==> flow/design.v <==
package usertype;
typedef enum logic  [3:0] { No_action  = 4'd0 ,
                            Seed       = 4'd1 ,
							Water      = 4'd3 ,
						    Reap       = 4'd2 ,
							Steal      = 4'd4 ,
							Check_dep  = 4'd8
							}  Action ;
typedef enum logic  [3:0] { No_Err       = 4'd0 ,
                            Is_Empty     = 4'd1 ,
							Not_Empty    = 4'd2 ,
							Has_Grown    = 4'd3 ,
						    Not_Grown    = 4'd4
							}  Error_Msg ;
typedef enum logic  [3:0] { No_cat		 = 4'd0 ,
							Potato	     = 4'd1 ,
                            Corn	     = 4'd2 ,
							Tomato       = 4'd4 ,
						    Wheat        = 4'd8
							}  Crop_cat ;
typedef enum logic  [3:0] { No_sta       = 4'd1 ,
							Zer_sta      = 4'd2 ,
							Fst_sta	     = 4'd4 ,
                            Snd_sta	     = 4'd8
							}  Crop_sta ;
typedef logic [7:0]  Land;
typedef logic [15:0] Water_amnt;
typedef struct packed {
	Land  land_id, land_status;
	Water_amnt water_amnt;
} Land_Info;
typedef union packed{
    Action       [3:0] d_act;
	Land         [1:0] d_id;
	Crop_cat     [3:0] d_cat;
	Water_amnt         d_amnt;
} DATA;
parameter MODE_READ  = 1'b1 ;
parameter MODE_WRITE = 1'b0 ;
typedef enum logic  [2:0] { S_GET_DEPOSIT = 3'd0,
							S_IDLE		= 3'd1,
							S_SAVE_LAND	= 3'd2,
							S_GET_LAND	= 3'd3,
							S_EXE1		= 3'd4,
							S_EXE2		= 3'd5,
							S_OUTPUT	= 3'd6
							}  Farm_sta ;
endpackage
import usertype::*;  
module wptr_full #(parameter ASIZE = 4)(
	wq2_rptr,
	wclk,
	rst_n,
	winc,
	wptr,
	waddr,
	wfull
);
input [ASIZE:0] wq2_rptr;
input wclk, winc, rst_n;
output reg [ASIZE:0] wptr;
output [ASIZE-1:0] waddr;
output reg wfull;
reg [ASIZE:0] wbin;
wire [ASIZE:0] wgraynext, wbinnext;
always @(posedge wclk or negedge rst_n)begin
	if(!rst_n)
		{wbin, wptr} <= 0;
	else
		{wbin, wptr} <= {wbinnext, wgraynext};
end
assign waddr = wbin[ASIZE-1:0];
assign wbinnext = wbin + (winc & ~wfull);
assign wgraynext = (wbinnext>>1) ^ wbinnext;
wire wfull_val;
assign wfull_val = (wgraynext=={~wq2_rptr[ASIZE:ASIZE-1],wq2_rptr[ASIZE-2:0]});
always @(posedge wclk or negedge rst_n)begin
	if(!rst_n)
		wfull <= 1'b0;
	else
		wfull <= wfull_val;
end
endmodule
* Reports on wptr_full *
The steps from the RTL of wptr_full to its reports follow in flow order.
Lines are those of the file above, counted from 1.
Operators carry their Yosys type and port widths (W data, S select, Z words).
Library cell names are shortened.
The mark -- stands for no value.

set-up
  design top = wptr_full
  clock port = wclk
  standard-cell library = sky130hd
  timing corner = tt_025C_1v80

* Elaborated design *
Counts by Yosys on the flattened word-level netlist (proc, flatten, opt, wreduce; memories kept). Register bits leave out memories and registers merged into their read ports (data or address); mux counts leave out enables and synchronous resets folded into registers. Print and check cells are left out. Cells with the same type and inputs are merged into one.

word-level totals
  register bits after elaboration = 11
  bits of input ports = 8
  output and inout bits = 10
  elaborated cells = 9

operators by class
  $add $sub $neg = 1
  eq/ne operators = 1
  bitwise logic cells = 4

operator list
  operator       number
  $and A1 B5 Y5  1
  $not A1 Y5     1
  $xor A4 B5 Y5  1
  $add A5 B5 Y5  1
  $eq A5 B5 Y1   1
  $not A2 Y2     1

* Logic depth *
Depth = most cells in a row (Yosys ltp): at word level without a register or memory, in the mapped netlist without a sequential cell, where the memories' decode and read muxes count.

logic depth
  depth in word-level cells = 5
  ABC_AREA = 0
  mapped depth = 8

* Synthesis result *
Source: synth_stat.txt of the flow (Yosys; design flattened, memories mapped). It holds for the ABC_AREA given above (unset counts as 0); a run with the other value may have another netlist.

synthesis totals
  cells in the netlist = 43
  chip area (Yosys) = 503.0 sq um
  sequential area = 250.2 sq um
  flip-flop cells = 10
  buffer cells = 0

cell types
  type      number
  dfrtp_1   10
  xor2_1    6
  xnor2_1   4
  ha_1      2
  a21boi_0  2
  nand3b_1  2
  and4b_1   1
  mux2i_1   1
  nand3_1   2
  a211o_1   1
  a21oi_2   1
  or3b_2    1
  o21a_1    1
  a31oi_1   1
  nand4_1   1
  nor2b_1   1
  or3_1     1
  a21oi_1   1

Not listed: further types 4, cells in them 4.

* Timing after synthesis *
OpenSTA on the mapped netlist: ideal clock, no wires. The path of least setup slack (recovery checks aside). Input and output delay are each 20% of the period. Register names are those of the netlist, which keeps one name where synthesis merged equal registers.

path after synthesis
  path type = register to register
  start = register wfull
  end = register wfull
  period = 1990 ps
  setup time = 73 ps
  launch time at the first pin = 0 ps
  data arrival time = 2018 ps
  setup slack = -101 ps
  path delay = 2091 ps
  stages = 9
  period reached after synthesis = 2091 ps

"path delay" = arrival - input delay + setup time.
"stages" counts driving pins, that of a launching flip-flop among them; a cell with two outputs on the path counts twice.
"period reached after synthesis" = period - worst setup slack (recovery checks aside). The figure is calculated, with input and output delays left at 20% of the set period.
Between the ends stands the longest chain of elaborated cells between them, by number of cells; it is not shown to be the way that was timed. Of several equally long chains one is given.
Each line given opens the expression or statement behind the cell; cells for indexed reads and writes are added by Yosys, which also makes memories of some case tables.

on the way, after synthesis
  cell sequence = dfrtp_1 > nor2b_1 > ha_1 > ha_1 > and4b_1 > o21a_1 > or3_1 > a211o_1 > a21oi_2
  length of the longest elaborated chain = 5

ends and longest elaborated chain, after synthesis
  item           line  text
  from (decl)    63    output reg wfull;
  from (assign)  79    wfull <= 1'b0;
  from (assign)  81    wfull <= wfull_val;
  $not A1 Y5     73    assign wbinnext = wbin + (winc & ~wfull);
  $and A1 B5 Y5  73
  $add A5 B5 Y5  73
  $xor A4 B5 Y5  74    assign wgraynext = (wbinnext>>1) ^ wbinnext;
  $eq A5 B5 Y1   76    assign wfull_val = (wgraynext=={~wq2_rptr[ASIZE:ASIZE-1],wq2_rptr[ASIZE-2:0]});
  to (assign)    79
  to (assign)    81
  to (decl)      63

* Timing after layout *
From the final timing report of flow run A: the path of least setup slack in the routed layout; clock arrival at registers is part of the times.
The report prints the path's times to 10 ps; the period is as set.

path post-layout
  path type = input to register
  start = input port winc
  end = register wfull
  period = 3300 ps
  input delay = 660 ps
  setup time = 70 ps
  launch time at the first pin = 660 ps
  data arrival time = 2720 ps
  setup slack = 760 ps
  stages = 9

Between the ends stands the longest chain of elaborated cells between them, by number of cells; it is not shown to be the way that was timed. Of several equally long chains one is given.

on the way, post-layout
  cell sequence = clkdlybuf4s50_1 > nor2b_2 > ha_2 > ha_4 > and4b_1 > o21a_1 > or3_1 > a211o_1 > a21oi_2
  length of the longest elaborated chain = 4

ends and longest elaborated chain, post-layout
  item           line  text
  from (decl)    60    input wclk, winc, rst_n;
  $and A1 B5 Y5  73    assign wbinnext = wbin + (winc & ~wfull);
  $add A5 B5 Y5  73
  $xor A4 B5 Y5  74    assign wgraynext = (wbinnext>>1) ^ wbinnext;
  $eq A5 B5 Y1   76    assign wfull_val = (wgraynext=={~wq2_rptr[ASIZE:ASIZE-1],wq2_rptr[ASIZE-2:0]});
  to (assign)    79    wfull <= 1'b0;
  to (assign)    81    wfull <= wfull_val;
  to (decl)      63    output reg wfull;

Subject: flow runs of wptr_full

Hi,

wptr_full through Yosys and OpenROAD on sky130hd: 2 stored runs, unordered, with their settings and measured results. The constraints put input and output delay at 20% of the set period each and load the outputs with 0.01 pF.
"achieved clock period" = clock period - worst setup slack. The figure is calculated, with input and output delays left at 20% of the set period.
"worst setup path time" is the time allowed to the run's worst setup path (the clock period less input and output delay, where it has them) less its slack. Clock arrival times count: a late capture clock shortens it, a late launch clock lengthens it.
"power" rests on the timing tool's default activity at the inputs, not on a simulated workload.
"worst setup path time" is known to 10 ps.

Flow run A
==> flow/run.sh <==
#!/bin/bash
# the make line also repeats the synthesis and layout settings of config.mk as NAME=value (left out here)
make -C /OpenROAD-flow-scripts/flow DESIGN_CONFIG=/design/flow/config.mk WORK_HOME=/design/flow/orfs CLKGATE_MAP_FILE= finish
==> flow/config.mk <==
export PLATFORM = sky130hd
export DESIGN_NAME = wptr_full
export DESIGN_NICKNAME = wptr_full
export VERILOG_FILES = /design/flow/design.v
export SDC_FILE = /design/flow/constraint.sdc
export NUM_CORES = 4
export LEC_CHECK = 0
export CAP_MARGIN = 20
export CORE_MARGIN = 2
export CORE_UTILIZATION = 28
export CTS_CLUSTER_DIAMETER = 69
export PLACE_DENSITY_LB_ADDON = 0.14
export SETUP_SLACK_MARGIN = 0.66
export SLEW_MARGIN = 20
==> flow/constraint.sdc <==
create_clock -name core_clock -period 3.3 [get_ports {wclk}]
set_input_delay 0.6600 -clock core_clock [delete_from_list [all_inputs] [get_ports {wclk}]]
set_output_delay 0.6600 -clock core_clock [all_outputs]
set_load 0.01 [all_outputs]

==> results of flow run A <==
chip area after synthesis (Yosys): 503.0 sq um
die area: 2151.6 sq um
standard-cell area of the final layout: 773.2 sq um
utilization: 0.453
worst setup slack after layout: 765 ps
total negative slack: 0 ps
worst hold slack: 571 ps
power: 802 µW
achieved clock period: 2535 ps
worst setup path time: 1880 ps
worst setup path kind: input to register

Flow run B
==> flow/run.sh <==
#!/bin/bash
# the make line also repeats the synthesis and layout settings of config.mk as NAME=value (left out here)
make -C /OpenROAD-flow-scripts/flow DESIGN_CONFIG=/design/flow/config.mk WORK_HOME=/design/flow/orfs CLKGATE_MAP_FILE= finish
==> flow/config.mk <==
export PLATFORM = sky130hd
export DESIGN_NAME = wptr_full
export DESIGN_NICKNAME = wptr_full
export VERILOG_FILES = /design/flow/design.v
export SDC_FILE = /design/flow/constraint.sdc
export NUM_CORES = 4
export LEC_CHECK = 0
export CAP_MARGIN = 20
export CORE_MARGIN = 4
export CORE_UTILIZATION = 32
export CTS_CLUSTER_DIAMETER = 88
export GPL_ROUTABILITY_DRIVEN = 1
export MAX_ROUTING_LAYER = met5
export MIN_ROUTING_LAYER = met2
export PLACE_DENSITY_LB_ADDON = 0.03
export SETUP_SLACK_MARGIN = 0.59
export SLEW_MARGIN = 40
==> flow/constraint.sdc <==
create_clock -name core_clock -period 4.15 [get_ports {wclk}]
set_input_delay 0.8300 -clock core_clock [delete_from_list [all_inputs] [get_ports {wclk}]]
set_output_delay 0.8300 -clock core_clock [all_outputs]
set_load 0.01 [all_outputs]

==> results of flow run B <==
chip area after synthesis (Yosys): 503.0 sq um
die area: 2270.1 sq um
standard-cell area of the final layout: 715.7 sq um
utilization: 0.481
worst setup slack after layout: 1256 ps
total negative slack: 0 ps
worst hold slack: 578 ps
power: 577.5 µW
achieved clock period: 2894 ps
worst setup path time: 2060 ps
worst setup path kind: input to register

Regards
