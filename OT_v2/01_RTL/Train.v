==> flow/design.v <==
package usertype;
typedef enum logic  [3:0] { No_action  = 4'd0 ,
                            Seed       = 4'd1 ,
							Water      = 4'd3 ,
						    Reap       = 4'd2 ,
							Steal      = 4'd4 ,
							Check_dep  = 4'd8
							}  Action ;
typedef enum logic  [3:0] { No_Err       = 4'd0 ,
                            Is_Empty     = 4'd1 ,
							Not_Empty    = 4'd2 ,
							Has_Grown    = 4'd3 ,
						    Not_Grown    = 4'd4
							}  Error_Msg ;
typedef enum logic  [3:0] { No_cat		 = 4'd0 ,
							Potato	     = 4'd1 ,
                            Corn	     = 4'd2 ,
							Tomato       = 4'd4 ,
						    Wheat        = 4'd8
							}  Crop_cat ;
typedef enum logic  [3:0] { No_sta       = 4'd1 ,
							Zer_sta      = 4'd2 ,
							Fst_sta	     = 4'd4 ,
                            Snd_sta	     = 4'd8
							}  Crop_sta ;
typedef logic [7:0]  Land;
typedef logic [15:0] Water_amnt;
typedef struct packed {
	Land  land_id, land_status;
	Water_amnt water_amnt;
} Land_Info;
typedef union packed{
    Action       [3:0] d_act;
	Land         [1:0] d_id;
	Crop_cat     [3:0] d_cat;
	Water_amnt         d_amnt;
} DATA;
parameter MODE_READ  = 1'b1 ;
parameter MODE_WRITE = 1'b0 ;
typedef enum logic  [2:0] { S_GET_DEPOSIT = 3'd0,
							S_IDLE		= 3'd1,
							S_SAVE_LAND	= 3'd2,
							S_GET_LAND	= 3'd3,
							S_EXE1		= 3'd4,
							S_EXE2		= 3'd5,
							S_OUTPUT	= 3'd6
							}  Farm_sta ;
endpackage
import usertype::*;  
module Train(
    clk,
    rst_n,
	in_valid,
	data,
    out_valid,
	result
);
input        clk;
input 	     in_valid;
input        rst_n;
input  [3:0] data;
output   reg out_valid;
output   reg result;
localparam IDLE = 6'd0;
localparam RD_DATA = 6'd1;
localparam INSERT_TRAIN = 6'd2;
localparam COMPARE      = 6'd3;
localparam LOAD_NEW_CURRENT = 6'd4;
reg[4:0] cur_state,next_state;
wire ST_IDLE =  cur_state == IDLE;
wire ST_RD_DATA =  cur_state == RD_DATA;
wire ST_INSERT_TRAIN =  cur_state == INSERT_TRAIN;
wire ST_COMPARE =  cur_state == COMPARE;
wire ST_LOAD_NEW_CURRENT = cur_state == LOAD_NEW_CURRENT;
reg[4:0] cnt;
reg[4:0] number_of_carriages_ff;
reg[4:0] order_ptr;
reg[4:0] in_train_cnt;
reg[4:0] desired_order_rf[0:10];
reg[4:0] stack[0:10];
reg[4:0] stack_ptr;
reg[4:0] current_target_ff;
reg result_ff;
integer i;
wire rd_done_f         = cnt == (number_of_carriages_ff -1)  && ST_RD_DATA;
wire completed_order_f = order_ptr == number_of_carriages_ff-1 && ST_COMPARE;
wire train_inserted_f  = in_train_cnt > current_target_ff  && (ST_INSERT_TRAIN || ST_LOAD_NEW_CURRENT);
wire[4:0] stack_top = (stack_ptr == 0) ? stack[0] : stack[stack_ptr-1];
wire wrong_top_value_f = current_target_ff != stack_top  && ST_COMPARE;
always@(posedge clk or negedge rst_n)
begin
    if(~rst_n)
    begin
        cur_state <= IDLE;
    end
    else
    begin
        case(cur_state)
        IDLE:              cur_state <= in_valid ? RD_DATA : IDLE;
        RD_DATA:           cur_state <= rd_done_f ? INSERT_TRAIN : RD_DATA;
        INSERT_TRAIN:      cur_state <= completed_order_f ? IDLE : (train_inserted_f ? COMPARE:INSERT_TRAIN);
        COMPARE:           cur_state <= completed_order_f ? IDLE : (wrong_top_value_f ? IDLE : LOAD_NEW_CURRENT);
        LOAD_NEW_CURRENT:  cur_state <= train_inserted_f ?  COMPARE : INSERT_TRAIN;
        endcase
    end
end
always@(posedge clk or negedge rst_n)
begin
    if(~rst_n)
    begin
        order_ptr <= 0;
        stack_ptr <= 0;
        in_train_cnt <= 0;
        cnt <= 0;
        current_target_ff <= 0;
        number_of_carriages_ff <= 0;
        out_valid <= 0;
        result <= 0;
        for(i=0;i<11;i=i+1)
        begin
            stack[i] <= 0;
            desired_order_rf[i] <= 0;
        end
    end
    else
    begin
        case(cur_state)
        IDLE:
            begin
                if(in_valid)
                    number_of_carriages_ff <= data;
                else
                    number_of_carriages_ff <= 0;
                order_ptr <= 0;
                stack_ptr <= 0;
                in_train_cnt <= 1;
                cnt <= 0;
                current_target_ff <= 0;
                out_valid <= 0;
                result <= 0;
                for(i=0;i<11;i=i+1)
                begin
                    stack[i] <= 0;
                    desired_order_rf[i] <= 0;
                end
            end
        RD_DATA:
        begin
            desired_order_rf[cnt] <= data;
            cnt <= cnt + 1;
            current_target_ff <= desired_order_rf[0];
        end
        INSERT_TRAIN:
        begin
            if(~train_inserted_f)
            begin
                stack[stack_ptr] <= in_train_cnt;
                stack_ptr <= stack_ptr + 1;
            end
            if(train_inserted_f)
                in_train_cnt <= current_target_ff+1;
            else
                in_train_cnt <= in_train_cnt + 1;
        end
        COMPARE:
        begin
            order_ptr         <= order_ptr + 1;
            if(~(stack_ptr == 0))
                stack_ptr         <= stack_ptr - 1;
            current_target_ff <= desired_order_rf[order_ptr+1];
            if(completed_order_f)
            begin
                out_valid <= 1;
                result    <= 1;
            end
            else if(wrong_top_value_f)
            begin
                out_valid <= 1;
                result    <= 0;
            end
            else
            begin
                out_valid <= 0;
                result    <= 0;
            end
        end
        LOAD_NEW_CURRENT:
        begin
        end
        endcase
    end
end
endmodule
=== From RTL to reports: Train ===
The steps from the RTL of Train to its reports follow in flow order.
Line numbers count from 1 in the design file above.
Not given: n/a

* Top module: Train
* Clock: clk
* Cell library: sky130hd
* Corner: tt_025C_1v80

=== After elaboration ===
Yosys after proc, flatten, opt, wreduce and memory -nomap, before mapping. Print and check cells are not counted. Equal cells are merged and count once.

* Div/mod/pow operators: 0
* Multiplexer cells: 79
* $add $sub $neg: 7
* Shift-type cells: 0
* Multiply operators: 0
* Bitwise logic cells: 0
* Equal/unequal tests: 71
* Reductions and logical operators: 40
* Order comparisons: 1

{| class="wikitable"
|+ Operator list
! kind !! count
|-
| 5-bit parallel mux with 2-bit select || 25
|-
| 5-bit 2-to-1 mux || 38
|-
| 5-bit parallel mux with 11-bit select || 2
|-
| 4-bit by 3-bit equality test with 1-bit output (second input constant) || 16
|-
| 5-bit by 32-bit equality test with 1-bit output || 2
|-
| 2-bit != test (second input constant) || 24
|-
| 4-bit equality test (second input constant) || 12
|-
| 3-bit AND reduction || 12
|-
| 4-bit by 2-bit equality test with 1-bit output (second input constant) || 8
|-
| 5-bit parallel mux with 3-bit select || 2
|-
| 5-bit by 1-bit adder with 5-bit output (second input constant) || 5
|-
| 5-bit parallel mux with 5-bit select || 1
|-
| 2-bit AND reduction || 11
|-
| 4-bit by 1-bit equality test with 1-bit output (second input constant) || 4
|-
| 4-bit logical NOT || 4
|-
| 5-bit by 2-bit equality test with 1-bit output (second input constant) || 2
|-
| 5-bit logical NOT || 2
|-
| 2-bit nonzero test || 3
|-
| 3-bit nonzero test || 2
|-
| 5-bit by 1-bit subtractor with 6-bit output (second input constant) || 1
|-
| 3-bit 2-to-1 mux || 2
|-
| 5-bit by 1-bit subtractor with 5-bit output (second input constant) || 1
|-
| 5-bit by 1-bit equality test with 1-bit output (second input constant) || 1
|-
| 5-bit by 3-bit equality test with 1-bit output (second input constant) || 1
|-
| 5-bit greater-than comparator || 1
|-
| 5-bit != test || 1
|-
| 5-bit nonzero test || 1
|-
| 1-bit 2-to-1 mux || 5
|}

Other operator kinds: 5; their cells: 9.

* Bits in read-only memories: 0
* Bits in latches: 0
* Input port bits: 7
* Bits in writable memories: 0
* Clocked read ports x word width: 0
* Output and inout port bits: 2
* Memories kept: 0
* Word-level cells: 229
* Flip-flop bits (word level): 147

=== Depth ===
Longest topological path by Yosys (ltp), each cell counted once; first at word level (registers and memories cut), then after technology mapping (sequential cells cut; the memories' decode and read muxes count).

* Depth after elaboration: 9
* ABC_AREA: 0
* Depth in mapped cells: 15
* Gate-level depth less buffers: 13

=== Mapped cells and area ===
Source: synth_stat.txt of the flow (Yosys; design flattened, memories mapped). It holds for the ABC_AREA given above (unset counts as 0); a run with the other value may have another netlist.

* Mapped area: 7853.8 um^2
* Sequential area: 3354.5 um^2
* Flip-flops: 134
* Buffer cells: 63
* Standard cells after synthesis: 906

{| class="wikitable"
|+ Cell types
! cell type !! count !! total area (um^2)
|-
| sky130_fd_sc_hd__dfrtp_1 || 133 || 3.33E+03
|-
| sky130_fd_sc_hd__nand2_1 || 175 || 656.88
|-
| sky130_fd_sc_hd__o21ai_0 || 106 || 530.509
|-
| sky130_fd_sc_hd__mux2i_1 || 49 || 490.47
|-
| sky130_fd_sc_hd__ha_1 || 26 || 325.312
|-
| sky130_fd_sc_hd__nand3_1 || 65 || 325.312
|-
| sky130_fd_sc_hd__clkbuf_1 || 54 || 202.694
|-
| sky130_fd_sc_hd__a21oi_1 || 34 || 170.163
|-
| sky130_fd_sc_hd__a22oi_1 || 17 || 127.622
|-
| sky130_fd_sc_hd__a222oi_1 || 11 || 110.106
|-
| sky130_fd_sc_hd__o211a_1 || 11 || 110.106
|-
| sky130_fd_sc_hd__inv_1 || 27 || 101.347
|-
| sky130_fd_sc_hd__nor2_1 || 27 || 101.347
|-
| sky130_fd_sc_hd__nor3_1 || 18 || 90.086
|-
| sky130_fd_sc_hd__a221oi_1 || 10 || 87.584
|-
| sky130_fd_sc_hd__xnor2_1 || 10 || 87.584
|-
| sky130_fd_sc_hd__and2_1 || 12 || 75.072
|-
| sky130_fd_sc_hd__xor2_1 || 7 || 61.309
|}

Other cell types: 40; their cells: 114.

=== Worst setup path after synthesis ===
Path of least setup slack by OpenSTA after synthesis, without wires, with an ideal clock, recovery checks aside; 20% of the period is set as input and as output delay. Where synthesis merged equal registers, the netlist keeps one of their names.

* Kind: reg-to-reg
* From: reg stack_ptr[0]
* To: reg out_valid
* Data required time: 4.789 ns
* Buffers on the path: 2
* Launch time at the first pin: 0.000 ns
* Slack: 2.005 ns
* Library setup time: 0.121 ns
* Data arrival time: 2.784 ns
* Delay of the path: 2.905 ns
* Period: 4.91 ns
* Driving pins on the path: 13
* Synthesis period reached: 2.905 ns

"delay of the path" = arrival - input delay + setup time.
"driving pins on the path" counts driving pins, that of a launching flip-flop among them; a cell with two outputs on the path counts twice.
"synthesis period reached" is the clock period less the worst setup slack; recovery checks do not enter. This is arithmetic on one report: input and output delays are still those of the set period (20% each).
Between the ends stands the longest chain of elaborated cells between them, by number of cells; it is not shown to be the way that was timed. Of several equally long chains one is given.
A line is the first line of the expression or statement that the cell stems from. Yosys adds cells for indexed reads and writes and turns some case tables into memories.
A register here has more assigning lines than the two given.

* Path through: sky130_fd_sc_hd__dfrtp_1 sky130_fd_sc_hd__inv_1 sky130_fd_sc_hd__ha_1 sky130_fd_sc_hd__clkbuf_1 sky130_fd_sc_hd__clkbuf_1 sky130_fd_sc_hd__a21oi_1 sky130_fd_sc_hd__nor4_1 sky130_fd_sc_hd__o21ai_0 sky130_fd_sc_hd__nand4_1 sky130_fd_sc_hd__xnor2_1 sky130_fd_sc_hd__a31oi_1 sky130_fd_sc_hd__or4_4 sky130_fd_sc_hd__o22a_1
* Cells in the longest elaborated chain: 9
* Elaborated cells on any way between the ends: 20
* Classes of those cells: add/sub (1); eq/ne (11); mux (5); reduce/logical (3)

{| class="wikitable"
|+ RTL lines, path post-synthesis
! item !! RTL line !! text
|-
| from (decl) || 81 || <nowiki>reg[4:0] stack_ptr;</nowiki>
|-
| from (assign) || 158 || <nowiki>stack_ptr <= stack_ptr + 1;</nowiki>
|-
| from (assign) || 169 || <nowiki>stack_ptr         <= stack_ptr - 1;</nowiki>
|-
| 5-bit by 1-bit subtractor with 5-bit output || 88 || <nowiki>wire[4:0] stack_top = (stack_ptr == 0) ? stack[0] : stack[stack_ptr-1];</nowiki>
|-
| 4-bit equality test || 88 ||
|-
| 5-bit parallel mux with 11-bit select || 88 ||
|-
| 5-bit 2-to-1 mux || 88 ||
|-
| 5-bit != test || 89 ||
|-
| 1-bit logical AND || 89 ||
|-
| 1-bit 2-to-1 mux || 176 || <nowiki>else if(wrong_top_value_f)</nowiki>
|-
| 1-bit 2-to-1 mux || 171 || <nowiki>if(completed_order_f)</nowiki>
|-
| 1-bit parallel mux with 2-bit select || 127 || <nowiki>case(cur_state)</nowiki>
|-
| to (assign) || 117 || <nowiki>out_valid <= 0;</nowiki>
|-
| to (assign) || 139 || <nowiki>out_valid <= 0;</nowiki>
|-
| to (decl) || 62 || <nowiki>output   reg out_valid;</nowiki>
|}

=== Worst path after layout ===
Path of least setup slack in the final report of record 1 (OpenROAD, finished layout, wires in). Where an end is a register, its clock arrival counts in the times.

* Kind: reg-to-reg
* From: reg stack_ptr[0]
* To: reg out_valid
* Library setup time: 0.11 ns
* Launch time at the first pin: 0.42 ns
* Data arrival time: 4.17 ns
* Driving pins on the path: 11
* Data required time: 6.27 ns
* Buffers on the path: 0
* Period: 5.95 ns
* Slack: 2.10 ns

Between the ends stands the longest chain of elaborated cells between them, by number of cells; it is not shown to be the way that was timed. Of several equally long chains one is given.
A register here has more assigning lines than the two given.

* Path through: sky130_fd_sc_hd__dfrtp_1 sky130_fd_sc_hd__inv_1 sky130_fd_sc_hd__ha_1 sky130_fd_sc_hd__a222oi_1 sky130_fd_sc_hd__a211oi_1 sky130_fd_sc_hd__o21ai_0 sky130_fd_sc_hd__nand4_1 sky130_fd_sc_hd__xnor2_1 sky130_fd_sc_hd__a31oi_1 sky130_fd_sc_hd__or4_4 sky130_fd_sc_hd__o22a_1
* Cells in the longest elaborated chain: 9
* Elaborated cells on any way between the ends: 20
* Classes of those cells: add/sub (1); eq/ne (11); mux (5); reduce/logical (3)

{| class="wikitable"
|+ RTL lines, path post-layout
! item !! RTL line !! text
|-
| from (decl) || 81 || <nowiki>reg[4:0] stack_ptr;</nowiki>
|-
| from (assign) || 158 || <nowiki>stack_ptr <= stack_ptr + 1;</nowiki>
|-
| from (assign) || 169 || <nowiki>stack_ptr         <= stack_ptr - 1;</nowiki>
|-
| 5-bit by 1-bit subtractor with 5-bit output || 88 || <nowiki>wire[4:0] stack_top = (stack_ptr == 0) ? stack[0] : stack[stack_ptr-1];</nowiki>
|-
| 4-bit equality test || 88 ||
|-
| 5-bit parallel mux with 11-bit select || 88 ||
|-
| 5-bit 2-to-1 mux || 88 ||
|-
| 5-bit != test || 89 ||
|-
| 1-bit logical AND || 89 ||
|-
| 1-bit 2-to-1 mux || 176 || <nowiki>else if(wrong_top_value_f)</nowiki>
|-
| 1-bit 2-to-1 mux || 171 || <nowiki>if(completed_order_f)</nowiki>
|-
| 1-bit parallel mux with 2-bit select || 127 || <nowiki>case(cur_state)</nowiki>
|-
| to (assign) || 117 || <nowiki>out_valid <= 0;</nowiki>
|-
| to (assign) || 139 || <nowiki>out_valid <= 0;</nowiki>
|-
| to (decl) || 62 || <nowiki>output   reg out_valid;</nowiki>
|}

Data sheet: physical implementation of Train

Measured results for Train: 2 stored runs of the Yosys and OpenROAD flow on sky130hd. The settings differ; the order carries no meaning. The constraints put input and output delay at 20% of the set period each and load the outputs with 0.01 pF.
"reached clock period" = clock period - worst setup slack. The figure is calculated, with input and output delays left at 20% of the set period.
"allowed time less slack (worst setup path)": the worst setup path's part of the clock period (all of it between registers, 20% less for each end at a port) less its slack. A launch clock that arrives late makes it longer, a capture clock that arrives late makes it shorter.
"total design power" is the tool's figure for a default switching activity; nothing was simulated.

=== Record 1 ===
{| class="wikitable"
! Setting !! Value
|-
| period_ns || 5.95
|-
| CORE_UTILIZATION || 61
|-
| CELL_PAD_IN_SITES_GLOBAL_PLACEMENT || 0
|-
| CELL_PAD_IN_SITES_DETAIL_PLACEMENT || 1
|-
| TNS_END_PERCENT || 85
|-
| CTS_CLUSTER_DIAMETER || 125
|-
| MAX_ROUTING_LAYER || met5
|-
| CAP_MARGIN || 20
|-
| CORE_MARGIN || 2
|-
| SLEW_MARGIN || 20
|-
! Result !! Value
|-
| Chip area in the Yosys report || 7853.8 um^2
|-
| Total die area || 13799.2 um^2
|-
| Std-cell area (final layout) || 8539.4 um^2
|-
| Utilization of the finished layout || 67.7 %
|-
| Setup slack of the critical path || 2.100 ns
|-
| Total negative slack || 0.000 ns
|-
| Total design power || 4808 uW
|-
| Reached clock period || 3.850 ns
|-
| Allowed time less slack (worst setup path) || 3.85 ns
|-
| Type of the worst setup path || reg-to-reg
|}

=== Record 2 ===
{| class="wikitable"
! Setting !! Value
|-
| period_ns || 3.35
|-
| CORE_UTILIZATION || 45
|-
| CAP_MARGIN || 20
|-
| CORE_MARGIN || 2
|-
| SLEW_MARGIN || 20
|-
! Result !! Value
|-
| Chip area in the Yosys report || 7853.8 um^2
|-
| Total die area || 18525.9 um^2
|-
| Std-cell area (final layout) || 8854.7 um^2
|-
| Utilization of the finished layout || 51.6 %
|-
| Setup slack of the critical path || 0.256 ns
|-
| Total negative slack || 0.000 ns
|-
| Total design power || 8258 uW
|-
| Reached clock period || 3.094 ns
|-
| Allowed time less slack (worst setup path) || 3.09 ns
|-
| Type of the worst setup path || reg-to-reg
|}
